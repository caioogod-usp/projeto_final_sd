==> flow/design.v <==
`timescale 1ns/100ps
module contadorMOD10(output reg [3:0]bit_out, output reg en_out, input en_in, clk, reset);
  always @ (posedge clk or posedge reset)  
    begin
      if(reset) bit_out = 0;  
      else if(en_in)
        if(bit_out == 9) bit_out = 0;  
      	else bit_out++;  
    end
  assign en_out = en_in & bit_out[0] & bit_out[3];  
endmodule
module registrador (output reg [3:0] Qo, input [3:0] Qi, input clk, load);
  always @ (posedge clk)   
    begin
      if(load)   
        Qo = Qi;   
    end
endmodule
module bcd_7seg (output reg [6:0] DISP, input [3:0] BCD);
  always @* begin
    case (BCD)
      4'b0000: DISP = 7'b1111110;  
      4'b0001: DISP = 7'b0110000;  
      4'b0010: DISP = 7'b1101101;  
      4'b0011: DISP = 7'b1111001;  
      4'b0100: DISP = 7'b0110011;  
      4'b0101: DISP = 7'b1011011;  
      4'b0110: DISP = 7'b1011111;  
      4'b0111: DISP = 7'b1110000;  
      4'b1000: DISP = 7'b1111111;  
      4'b1001: DISP = 7'b1111011;  
      default: DISP = 7'b000000 ;  
    endcase
  end
endmodule
module celulaContagem (output [6:0] out_7seg, output en_out, input reg en_in, clk, reset, load);
  reg [3:0] b_in, b_out;
  contadorMOD10 C (.bit_out(b_in), .en_out(en_out), .en_in(en_in), .clk(clk), .reset(reset));  
  registrador R (.Qo(b_out), .Qi(b_in), .clk(clk), .load(load));   
  bcd_7seg B (.DISP(out_7seg), .BCD(b_out));   
endmodule
module contadorMOD1000 (output [6:0] outA,outB,outC, output en_out, input en_in, clk, reset, load);
  reg [3:0] enable;  
  assign enable[0] = en_in;
  celulaContagem C (.out_7seg(outC), .en_out(enable[1]), .en_in(enable[0]), .clk(clk), .reset(reset), .load(load));  
  celulaContagem B (.out_7seg(outB), .en_out(enable[2]), .en_in(enable[1]), .clk(clk), .reset(reset), .load(load));  
  celulaContagem A (.out_7seg(outA), .en_out(enable[3]), .en_in(enable[2]), .clk(clk), .reset(reset), .load(load));  
  assign en_out = enable[3];
endmodule
* From RTL to reports: contadorMOD1000 *
Tool output for the design above, in the order of the flow.
Lines are those of the file above, counted from 1.
Operators carry their Yosys type and port widths (W data, S select, Z words).
Library cell names are shortened.
A cell with - has no value.

design
  design top = contadorMOD1000
  clock = clk
  cell library = sky130hd
  corner = tt_025C_1v80

* Word-level counts *
Yosys after proc, flatten, opt, wreduce and memory -nomap, before mapping. Print and check cells are not counted. Equal cells are merged and count once.
Memory sizes are those after Yosys's memory passes, which may raise the word count (mostly to a power of two), join words into wider ones and drop unused or constant bits.

cells by class
  $add $sub $neg = 3
  equal/unequal tests = 3
  mux-type cells = 6
  bitwise operators = 6

operator list
  operator               number
  $mux W4                6
  $add A4 B1 Y4 const B  3
  $eq A4 B4 Y1 const B   3
  $and A1 B1 Y1          6

word-level totals
  register bits = 24
  memory bits (read-only) = 336
  word width x clocked read ports = 21
  memories kept = 3
  bits of input ports = 4
  output and inout bits = 22
  cells after elaboration = 27

memories
  memory            depth  width  rd ports  write ports  line  source
  (name not given)  16     7      1         0            21    case (BCD)
  (name not given)  16     7      1         0            21
  (name not given)  16     7      1         0            21

* Logic depth *
Longest topological path by Yosys (ltp), each cell counted once; first at word level (registers and memories cut), then after technology mapping (sequential cells cut; the memories' decode and read muxes count).

logic depth
  depth in word-level cells = 6
  ABC_AREA = 0
  mapped depth = 8
  gate-level depth less buffers = 6

* After synthesis *
Yosys stat after the flow's synthesis: flattened, memories mapped to cells. It holds for the ABC_AREA given above (unset counts as 0); a run with the other value may have another netlist.
Totals and module areas in this step are rounded.

synthesis totals
  cell count = 180
  mapped area = 2160 um^2
  sequential area = 1080 um^2
  flip-flop cells = 45
  buffers = 5

cell types
  type      number  area in all (um^2)
  dfxtp_1   21      420.403
  edfxtp_1  12      360.346
  dfrtp_1   12      300.288
  ha_1      18      225.216
  mux2i_1   14      140.134
  mux2_2    8       90.086
  mux2i_4   4       90.086
  inv_1     14      52.55
  xnor2_1   6       52.55
  o21ai_0   8       40.038
  nor2b_1   6       37.536
  nand3_1   7       35.034
  nand2_1   8       30.029
  a22o_1    3       26.275
  o21ai_1   5       25.024
  a21oi_1   4       20.019
  buf_12    1       20.019
  a31oi_1   3       18.768

Other cell types: 18; their cells: 26.
The figures by module come from a second, unflattened synthesis with its own total; it is not the netlist above.

unflattened totals
  cells (unflattened synthesis) = 156
  area (unflattened synthesis) = 1570 um^2

Rows give one instance, submodules left out.

modules
  module           times used  cells  area (um^2)  seq. area (um^2)
  bcd_7seg         3           28     219          0.0
  contadorMOD10    3           20     185          100
  registrador      3           4      120          120
  celulaContagem   3           0      0.0          0.0
  contadorMOD1000  1           0      0.0          0.0

* Timing after synthesis *
OpenSTA on the mapped netlist: ideal clock, no wires. The path of least setup slack (recovery checks aside). Input and output delay are each 20% of the period. Register names are those of the netlist, which keeps one name where synthesis merged equal registers.

timing post-synthesis
  path type = input -> register
  from = input port load
  to = register (name not given)
  clock period = 2.83 ns
  external input delay = 0.566 ns
  library setup time = 0.069 ns
  time at the first pin = 0.566 ns
  arrival = 1.872 ns
  data required time = 2.761 ns
  path slack = 0.889 ns
  path delay = 1.375 ns
  stages = 7
  path buffers = 2
  synthesis period reached = 1.941 ns

"path delay" = arrival - input delay + setup time.
"stages": output pins that drive a net of the path, with the launching flip-flop's if there is one; two outputs of one cell count as two.
"synthesis period reached" = period - worst setup slack (recovery checks aside). The figure is calculated, with input and output delays left at 20% of the set period.
Between the ends stands the longest chain of elaborated cells between them, by number of cells; it is not shown to be the way that was timed. Of several equally long chains one is given.
A line is the first line of the expression or statement that the cell stems from. Yosys adds cells for indexed reads and writes and turns some case tables into memories.

between the ends, post-synthesis
  cells stage by stage = buf_6 -> buf_12 -> mux2i_1 -> inv_1 -> ha_1 -> mux2_2 -> o21ai_1
  cells in the longest elaborated chain = 1
  elaborated cells on any way between the ends = 1
  RTL lines with such cells = 0
  those cells by class = mux: 1

ends and longest elaborated chain, post-synthesis
  what             line  source
  start, declared  42    module contadorMOD1000 (output [6:0] outA,outB,outC, output en_out, input en_in, clk, reset, load);
  $mux W4          -

* Path in the finished layout *
From the final timing report of job 1: the path of least setup slack in the routed layout; clock arrival at registers is part of the times.

timing after layout
  path type = input -> output
  from = input port en_in
  to = output port en_out
  clock period = 3.1 ns
  external input delay = 0.62 ns
  output delay = 0.62 ns
  time at the first pin = 0.62 ns
  arrival = 2.35 ns
  data required time = 2.48 ns
  path slack = 0.13 ns
  stages = 5
  path buffers = 2

Between the ends stands the longest chain of elaborated cells between them, by number of cells; it is not shown to be the way that was timed. Of several equally long chains one is given.

between the ends, after layout
  cells stage by stage = clkdlybuf4s50_1 -> and4_1 -> nand3_1 -> nor2_1 -> clkdlybuf4s50_1
  cells in the longest elaborated chain = 6
  elaborated cells on any way between the ends = 6
  RTL lines with such cells = 1
  those cells by class = logic: 6

ends and longest elaborated chain, after layout
  what                        line  source
  start, declared             42    module contadorMOD1000 (output [6:0] outA,outB,outC, output en_out, input en_in, clk, reset, load);
  $and A1 B1 Y1 (6 in a row)  10    assign en_out = en_in & bit_out[0] & bit_out[3];
  end, declared               42

Memo
Re: implementation data of contadorMOD1000

Settings and measured results of 2 stored flow runs for module contadorMOD1000 (sky130hd), not sorted in any way. The constraints put input and output delay at 20% of the set period each and load the outputs with 0.01 pF.
"worst setup path time" means the part of the period allowed to the worst setup path (the constraints hold back 20% at inputs and 20% at outputs) less its slack; where the path has registers, the arrival times of their clocks count too.
"power": no workload was simulated; the value follows from the tool's default switching activity.
The measured numbers are rounded.

Job 1
==> flow/run.sh <==
#!/bin/bash
# the make line also repeats the synthesis and layout settings of config.mk as NAME=value (left out here)
make -C /OpenROAD-flow-scripts/flow DESIGN_CONFIG=/design/flow/config.mk WORK_HOME=/design/flow/orfs CLKGATE_MAP_FILE= finish
==> flow/config.mk <==
export PLATFORM = sky130hd
export DESIGN_NAME = contadorMOD1000
export DESIGN_NICKNAME = contadorMOD1000
export VERILOG_FILES = /design/flow/design.v
export SDC_FILE = /design/flow/constraint.sdc
export NUM_CORES = 4
export LEC_CHECK = 0
export CAP_MARGIN = 10
export CORE_MARGIN = 2
export CORE_UTILIZATION = 52
export CTS_CLUSTER_DIAMETER = 154
export GPL_TIMING_DRIVEN = 0
export PLACE_DENSITY = 0.55
export SETUP_SLACK_MARGIN = -0.18
export SLEW_MARGIN = 20
export TNS_END_PERCENT = 40
==> flow/constraint.sdc <==
create_clock -name core_clock -period 3.1 [get_ports {clk}]
set_input_delay 0.6200 -clock core_clock [delete_from_list [all_inputs] [get_ports {clk}]]
set_output_delay 0.6200 -clock core_clock [all_outputs]
set_load 0.01 [all_outputs]

==> results of job 1 <==
chip area after synthesis (Yosys): 2160 um^2
die area: 4690 um^2
utilization: 0.648
worst setup slack after layout: 0.128 ns
total negative slack: 0.000 ns
worst hold slack: 0.452 ns
power: 0.00239 W
worst setup path time: 1.73 ns
worst setup path kind: input -> output

Job 2
==> flow/run.sh <==
#!/bin/bash
# the make line also repeats the synthesis and layout settings of config.mk as NAME=value (left out here)
make -C /OpenROAD-flow-scripts/flow DESIGN_CONFIG=/design/flow/config.mk WORK_HOME=/design/flow/orfs CLKGATE_MAP_FILE= finish
==> flow/config.mk <==
export PLATFORM = sky130hd
export DESIGN_NAME = contadorMOD1000
export DESIGN_NICKNAME = contadorMOD1000
export VERILOG_FILES = /design/flow/design.v
export SDC_FILE = /design/flow/constraint.sdc
export NUM_CORES = 4
export LEC_CHECK = 0
export CAP_MARGIN = 20
export CORE_MARGIN = 10
export CORE_UTILIZATION = 51
export CTS_CLUSTER_SIZE = 63
export GPL_ROUTABILITY_DRIVEN = 1
export GPL_TIMING_DRIVEN = 0
export PLACE_DENSITY_LB_ADDON = 0.25
export SETUP_SLACK_MARGIN = 0.2
export SLEW_MARGIN = 20
export TNS_END_PERCENT = 90
==> flow/constraint.sdc <==
create_clock -name core_clock -period 2.83 [get_ports {clk}]
set_input_delay 0.5660 -clock core_clock [delete_from_list [all_inputs] [get_ports {clk}]]
set_output_delay 0.5660 -clock core_clock [all_outputs]
set_load 0.01 [all_outputs]

==> results of job 2 <==
chip area after synthesis (Yosys): 2160 um^2
die area: 7240 um^2
utilization: 0.631
worst setup slack after layout: 0.283 ns
total negative slack: 0.000 ns
worst hold slack: 0.452 ns
power: 0.00254 W
worst setup path time: 1.41 ns
worst setup path kind: input -> output
